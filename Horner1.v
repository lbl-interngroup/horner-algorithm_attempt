==> flow/design.v <==
module Add32 
        (   input clk,
            input rst,
            input [31:0] In1,
            input [31:0] In2,
            output reg [31:0] out );
    always @(posedge clk) begin
        out <= In1+In2;
    end
endmodule
module Mult32 (input clk,
               input [31:0] In1,
               input [31:0] In2,
               output reg [31:0] c_out, out);
        always @(posedge clk) begin
                {c_out, out} <= In1 * In2;
        end
endmodule 
module Mux21 (input [1:0] sel,
              input [31:0] cn,
              input [31:0] y,
              output reg [31:0] out); 
        always @(sel or cn or y) begin
            if (sel == 1'b0)
                out <= cn;
            else
                out <= y;
        end
endmodule
module Horner(input clk,
              input rst,
              input [31:0] x,
              input [31:0] cn,
              output wire [31:0] z);
        reg [1:0] sel = 1'b0;
        wire [31:0] a, b;
        wire [31:0] prod;
        reg [1:0] coeff_ind;
        reg [31:0] coeff_reg;
         reg [31:0] mem [0:3];   
        reg [31:0] out;
    initial begin
        mem[0] = 4'h1;
        mem[1] = 4'h2;
        mem[2] = 4'h3;
        mem[3] = 4'h4;
        out = 4'h1;
        coeff_reg = 4'h0;
    end
    assign a = sel ? out : cn;
    Mult32 mu(clk,a,x,prod, z);
    Add32 a1(clk,rst,out,coeff_reg,b);
    always @(posedge clk) begin
        if (rst) begin
          out <= 0;
          coeff_ind <= 0; 
        end
        else begin
               coeff_ind <= coeff_ind + 4'h1;
                coeff_reg <= mem[coeff_ind];
                out <= b;
        end
    end
endmodule
# == From RTL to reports: Horner ==
# The steps from the RTL of Horner to its reports follow in flow order.
# Line numbers count from 1 in the design file above.
# Library cell names are shortened.
# A cell with - has no value.
# design
top_module,Horner
clk_port,clk
lib,sky130hd
lib_corner,tt_025C_1v80

# == Word-level counts ==
# Yosys after proc, flatten, opt, wreduce and memory -nomap, before mapping. Enables and synchronous resets that opt folds into registers are not counted as muxes. Memory bits, and registers merged into a memory's read port (data or address), are not among the register bits. Print and check cells are not counted. Equal cells are merged and count once.
# word_totals
ff_bits,32
# classes
multipliers,1
# op_table
operator,n
multiplier 32 x 32 -> 32 bit,1

# == Depth ==
# Depth = most cells in a row (Yosys ltp): at word level without a register or memory, in the mapped netlist without a sequential cell, where the memories' decode and read muxes count.
# depth
depth_word,1
abc_area,0
depth_mapped,26
mapped_depth_nobuf,24

# == After synthesis ==
# The flow's flattened synthesis, as Yosys stat reports it; memories are mapped. The netlist is that of the ABC_AREA named above (0 if unset); the other value can give another one.
# Totals and module areas in this step are rounded.
# by_type
type,n,area_total_um2
fa_1,408,8.17E+03
and2_1,369,2.31E+03
ha_1,123,1.54E+03
inv_1,357,1.34E+03
nand2_1,180,675.648
dfxtp_1,32,640.614
xnor2_1,64,560.538
clkbuf_1,81,304.042
xor2_1,17,148.893
a21oi_1,21,105.101
a21o_1,13,97.594
nor2_1,22,82.579
o21ai_1,8,40.038
a211oi_1,5,37.536
o21a_1,4,30.029
a2111oi_4,1,27.526
nand2b_1,4,25.024
nor3_1,5,25.024
# Not listed: further types 28, cells in them 38.
# mapped
buf_cells,81
cell_count,1752
area_mm2,0.016
flip_flops,32
seq_area_mm2,0.00064
# The figures by module come from a second, unflattened synthesis with its own total; it is not the netlist above.
# hier_totals
hier_cells,3748
area_unflattened_mm2,0.035
# Rows give one instance, submodules left out.
# modules
mod,cells,area_mm2,instances
Mult32,3748,0.035,1
Horner,0,0,1

# == Worst setup path after synthesis ==
# OpenSTA on the mapped netlist: ideal clock, no wires. The path of least setup slack (recovery checks aside). Input and output delay are each 20% of the period. Register names are those of the netlist, which keeps one name where synthesis merged equal registers.
# synth_path
path_kind,input to register
startpoint,input port cn[13]
endpoint,register mu.out[31]
driving_pins,23
launch_ps,1532
clock_period_ps,7660
delay_ps,6462
setup_ps,121
t_arrival_ps,7873
setup_slack_ps,-334
synth_period_reached_ps,7994
# "delay_ps" is the arrival time less input delay plus setup time.
# "driving_pins": output pins that drive a net of the path, with the launching flip-flop's if there is one; two outputs of one cell count as two.
# "synth_period_reached_ps" = period - worst setup slack (recovery checks aside). The figure is calculated, with input and output delays left at 20% of the set period.
# Between the ends stands the longest chain of elaborated cells between them, by number of cells; it is not shown to be the way that was timed. Of several equally long chains one is given.
# A line is the first line of the expression or statement that the cell stems from. Yosys adds cells for indexed reads and writes and turns some case tables into memories.
# synth_between
cell_sequence,clkbuf_1 clkbuf_1 and2_1 fa_1 inv_1 fa_1 fa_1 fa_1 inv_1 ha_1 ha_1 fa_1 fa_1 ha_1 clkbuf_1 and3_1 a221o_1 a2111oi_4 nor4_1 or4b_4 a31oi_4 o21ai_2 xnor2_1
elab_chain_cells,1
# synth_lines
element,line,text
"start, declared",33,"input [31:0] cn,"
multiplier 32 x 32 -> 32 bit,16,"{c_out, out} <= In1 * In2;"
"end, declared",14,"output reg [31:0] c_out, out);"

# == Worst path after layout ==
# Path of least setup slack in the final report of flow run A (OpenROAD, finished layout, wires in). Where an end is a register, its clock arrival counts in the times.
# The path's times are printed in steps of 10 ps; the period is the one set.
# layout_path
path_kind,input to register
startpoint,input port x[2]
endpoint,register mu.out[31]
driving_pins,26
clock_period_ps,8940
t_arrival_ps,8850
setup_slack_ps,260
setup_ps,120
launch_ps,1790
# Between the ends stands the longest chain of elaborated cells between them, by number of cells; it is not shown to be the way that was timed. Of several equally long chains one is given.
# layout_between
cell_sequence,clkdlybuf4s50_1 buf_12 buf_4 and2_1 fa_1 inv_1 fa_2 fa_1 fa_1 inv_1 ha_1 ha_1 fa_1 fa_1 ha_1 buf_4 o21a_1 and2_1 a311oi_2 buf_4 nor4_1 buf_4 or4b_4 a31oi_4 o21ai_2 xnor2_1
elab_chain_cells,1
# layout_lines
element,line,text
"start, declared",32,"input [31:0] x,"
multiplier 32 x 32 -> 32 bit,16,"{c_out, out} <= In1 * In2;"
"end, declared",14,"output reg [31:0] c_out, out);"

# Record of 2 stored runs of the RTL-to-layout flow on Horner, platform sky130hd. The runs are unordered. Constraints: input delay and output delay 20% of the set period each, output load 0.01 pF.
# "clock_period_reached_ps" = clock period - worst setup slack. The figure is calculated, with input and output delays left at 20% of the set period.
# By "worst_path_time_ps" is meant the share of the clock period that the worst setup path is allowed (20% is reserved at inputs, 20% at outputs), minus its slack. Clock arrival times at its registers enter into it.
# "worst_path_time_ps" is given in steps of 10 ps.
# Results are given in rounded form.
# Settings: . = not set for that run.
run,period_ns,CAP_MARGIN,CORE_MARGIN,CORE_UTILIZATION,SLEW_MARGIN,SETUP_SLACK_MARGIN,PLACE_DENSITY_LB_ADDON,GPL_TIMING_DRIVEN,GPL_ROUTABILITY_DRIVEN,MAX_ROUTING_LAYER,post_synth_area_mm2,die_footprint_mm2,post_route_stdcell_area_mm2,util_pct,fin_ws_ps,tns_setup_ps,hold_worst_slack_ps,clock_period_reached_ps,worst_path_time_ps,worst_path_kind
flow run A,8.94,20,2,40,20,.,.,.,.,.,0.016,0.043,0.019,48,260,0,2500,8680,6890,input to register
flow run B,7.38,10,6,22,20,1.96,0.14,1,0,met5,0.016,0.082,0.023,31,-540,-2400,1900,7917,6440,input to register
